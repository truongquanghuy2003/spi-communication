==> flow/design.v <==
module master(
	input wire clk,
	input wire rst_n,
	input wire start,
	input wire miso,
	input wire [7:0] data_in,
	output reg mosi,
	output reg sck,
	output reg cs,
	output reg done
);
localparam IDLE = 2'b00;
localparam START = 2'b01;
localparam TRANSFER = 2'b10;
localparam DONE = 2'b11;
reg [1:0] state, next_state;
reg [3:0] bit_cnt;  
reg [7:0] shift_reg;  
reg shift_sck;  
always @(posedge clk or negedge rst_n) begin
	if (!rst_n) begin
		state <= IDLE;
	end else begin
		state <= next_state;
	end
end
always @(*) begin
	case(state)
		IDLE: begin
			if(start) begin
				next_state <= START;  
			end else begin
				next_state <= IDLE;
			end
		end
		START: next_state <= TRANSFER;  
		TRANSFER: begin
			if(bit_cnt == 4'b1000 && shift_sck) begin
				next_state <= DONE;  
			end else begin
				next_state <= TRANSFER;  
			end
		end
		DONE: next_state <= IDLE;  
		default: next_state <= IDLE;
	endcase
end
always @(posedge clk or negedge rst_n) begin
	if(!rst_n) begin
		mosi <= 1'b0;
		sck <= 1'b0;
		cs <= 1'b0;
		done <= 1'b0;
		bit_cnt <= 4'b0;
		shift_reg <= 8'h00;
		shift_sck <= 1'b0;
	end else begin
		case(state)
			IDLE: begin
				cs <= 1'b0;  
				done <= 1'b0;
				mosi <= 0;
				sck <= 1'b0;
				shift_sck <= 1'b0;
			end
			START: begin
				cs <= 1'b1;
				shift_reg <= data_in;  
				bit_cnt <= 4'b000;
				done <= 1'b0;
			end
			TRANSFER: begin
				shift_sck = ~shift_sck;  
				sck <= shift_sck;
				if(shift_sck) begin
					mosi <= shift_reg[7];
					shift_reg <= {shift_reg[6:0],1'b0};
					bit_cnt <= bit_cnt + 1'b1;
				end
			end
			DONE: begin
				cs <= 1'b0;
				done <= 1'b1;
			end
			default: begin
				cs <= 1'b0;
				done <= 1'b0;
			end
		endcase
	end
end
endmodule
module slave(
	input wire clk,
	input wire rst_n,
	input wire mosi,
	input wire sck,
	input wire cs,
	output reg miso,
	output reg [7:0] data_out
);
reg [7:0] shift_reg;
reg [2:0] bit_cnt;
always @(posedge clk or negedge rst_n) begin
	if(!rst_n) begin
		miso <= 1'b0;
		data_out <= 8'h00;
		shift_reg <= 8'h00;
		bit_cnt <= 3'b000;
	end else if (cs == 1) begin
		if(sck) begin
			shift_reg <= {shift_reg[6:0], mosi};
			if(bit_cnt == 3'b111) begin
				data_out <= {shift_reg[6:0], mosi};
			end
			bit_cnt <= bit_cnt + 1'b1;
		end
		miso <= shift_reg[7];
	end else begin
		miso <= 1'b0;
	end
end
endmodule
module spi (
    input wire clk,
    input wire rst_n,
    input wire start,
    input wire [7:0] data_in,
    input wire sel,  
    output reg [7:0] data_out1,
    output reg [7:0] data_out2,
    output reg done
);
    wire mosi;
    wire sck;
    wire cs;
    wire miso1, miso2;
    reg miso;
    wire [7:0] master_data_out;
    wire master_done;
    wire [7:0] slave_data_out1;
    wire [7:0] slave_data_out2;
    master ic1(
        .clk(clk), 
        .rst_n(rst_n), 
        .start(start), 
        .miso(miso), 
        .data_in(data_in), 
        .mosi(mosi), 
        .sck(sck), 
        .cs(cs), 
        .done(master_done)
    );
    slave ic2(
        .clk(clk), 
        .rst_n(rst_n), 
        .mosi(mosi), 
        .sck(sck), 
        .cs(cs & ~sel),  
        .miso(miso1), 
        .data_out(slave_data_out1)
    );
    slave ic3(
        .clk(clk), 
        .rst_n(rst_n), 
        .mosi(mosi), 
        .sck(sck), 
        .cs(cs & sel),  
        .miso(miso2), 
        .data_out(slave_data_out2)
    );
    always @(*) begin
	if (!sel) begin
		miso <= miso1;
	end else begin
		miso <= miso2;
	end
    end
    always @(posedge clk or negedge rst_n) begin
        if (!rst_n) begin
            data_out1 <= 8'h00;
            data_out2 <= 8'h00;
            done <= 1'b0;
        end else if (!sel) begin
            data_out1 <= slave_data_out1;  
	    data_out2 <= 8'h00;
	    done <= master_done;
    	end else begin
	    data_out1 <= 8'h00;
            data_out2 <= slave_data_out2;  
            done <= master_done;          
        end
    end
endmodule
# From RTL to reports: spi
# Tool output for the design above, in the order of the flow.
# Line numbers count from 1 in the design file above.
# Operators carry their Yosys type and port widths (W data, S select, Z words).
# Cell names lack the library's common part.
# Not given: --
# inputs
top	spi
clk_port	clk
lib	sky130hd
lib_corner	tt_025C_1v80

# Word level
# Source: Yosys, flattened and elaborated, memories not mapped. Widths are those after wreduce. Registers that Yosys merges into a memory's read port (data or address) are not register bits. Print and check cells do not count. Equal cells are merged and count once.
# bits
ff_bits	72
out_inout_bits	17
elab_cells	60
# classes
addsub	3
equal	7
muxes	14
bitwise	4
n_reduce_logical	15
# op_table
operator	count
$mux W8	3
$pmux W8 S2	1
$reduce_and A2 Y1	4
$reduce_bool A2 Y1	4
$pmux W4 S2	1
$pmux W2 S4	1
$pmux W1 S2	4
$reduce_or A2 Y1	3
$add A3 B1 Y3 const B	2
$eq A3 B3 Y1 const B	2
$reduce_and A3 Y1	2
$eq A2 B2 Y1 const B	2
$add A4 B1 Y4 const B	1
$eq A4 B4 Y1 const B	1
$mux W4	1
$mux W1	3
$and A1 B1 Y1	2
$not A1 Y1	2
$eq A2 B1 Y1 const B	1
$ne A2 B2 Y1 const B	1
$logic_not A2 Y1	1
$logic_and A1 B1 Y1	1

# Depth
# Yosys ltp: most cells in a row. Word level: on the elaborated netlist, between registers, memories and ports. Mapped: between sequential cells and ports; inverters and the memories' decode and read muxes count.
# depth
word_depth	4
abc_area	1
ltp_mapped	7
depth_no_buf	7

# Synthesis result
# Source: synth_stat.txt of the flow (Yosys; design flattened, memories mapped). It holds for the ABC_AREA given above (unset counts as 0); a run with the other value may have another netlist.
# Totals and module areas in this step are rounded.
# synth_totals
cell_count	304
synth_area_um2	2950
flip_flops	74
# types
cell_type	count
dfrtp_1	73
nand2_1	91
inv_1	41
o21ai_0	18
nor2_1	22
ha_1	6
a21oi_1	8
o21ai_1	8
buf_6	3
dfstp_2	1
xnor2_1	3
nand2_4	2
nor2_4	2
buf_2	4
nand3_1	4
nand2_2	3
a21oi_2	2
nand3_4	1
# Other cell types: 10; their cells: 12.

# Worst setup path after synthesis
# Source: OpenSTA report_checks on the synthesized netlist (no wires, ideal clock, input and output delay 20% of the period each), path of least setup slack; recovery checks are left aside. Register names are those of the netlist, which keeps one name where synthesis merged equal registers.
# synth_timing
kind	reg-to-reg
from	reg ic3.bit_cnt[0]
to	reg ic3.data_out[4]
tclk_ns	2.21
t_first_pin_ns	0.000
arrival_time_ns	1.205
required_time_ns	2.090
path_slack_ns	0.886
delay_ns	1.325
path_stages	8
path_buffers	1
period_less_setup_slack_ns	1.324
# "delay_ns" = arrival - input delay + setup time.
# "path_stages" counts driving pins, that of a launching flip-flop among them; a cell with two outputs on the path counts twice.
# "period_less_setup_slack_ns" is the clock period less the worst setup slack; recovery checks do not enter. This is arithmetic on one report: input and output delays are still those of the set period (20% each).
# Between the ends stands the longest chain of elaborated cells between them, by number of cells; it is not shown to be the way that was timed. Of several equally long chains one is given.
# Each line given opens the expression or statement behind the cell; cells for indexed reads and writes are added by Yosys, which also makes memories of some case tables.
# synth_between
path_cell_list	dfrtp_1 ha_1 ha_1 inv_1 nor2_4 buf_4 nor2_1 a21oi_2
elab_chain_len	2
# synth_rtl
element	line_no	rtl
from (decl)	103	reg [2:0] bit_cnt;
from (assign)	109	bit_cnt <= 3'b000;
from (assign)	116	bit_cnt <= bit_cnt + 1'b1;
$eq A3 B3 Y1	113	if(bit_cnt == 3'b111) begin
$reduce_and A3 Y1	--
to (assign)	107	data_out <= 8'h00;
to (assign)	114	data_out <= {shift_reg[6:0], mosi};
to (decl)	100	output reg [7:0] data_out

# Design spi on sky130hd. What follows are 2 stored runs of the flow, each under its own settings; their order means nothing. The constraints put input and output delay at 20% of the set period each and load the outputs with 0.01 pF.
# Among the settings, -- means not set for that run.
stored run	period_ns	CORE_UTILIZATION	PLACE_DENSITY_LB_ADDON	HOLD_SLACK_MARGIN	CORE_ASPECT_RATIO	CORE_MARGIN	CELL_PAD_IN_SITES_GLOBAL_PLACEMENT	TNS_END_PERCENT	ABC_AREA	CTS_CLUSTER_SIZE	MIN_ROUTING_LAYER	CAP_MARGIN	SLEW_MARGIN	CELL_PAD_IN_SITES_DETAIL_PLACEMENT
run 1	2.65	69	0.06	0.2	0.92	10	3	50	1	23	met1	20	20	--
run 2	2.0	63	--	--	1.44	10	--	95	0	--	met1	20	35	2
# Run 1: did not finish, placement stopped with FLW-0024
# Run 2: did not finish, placement stopped with DPL-0033
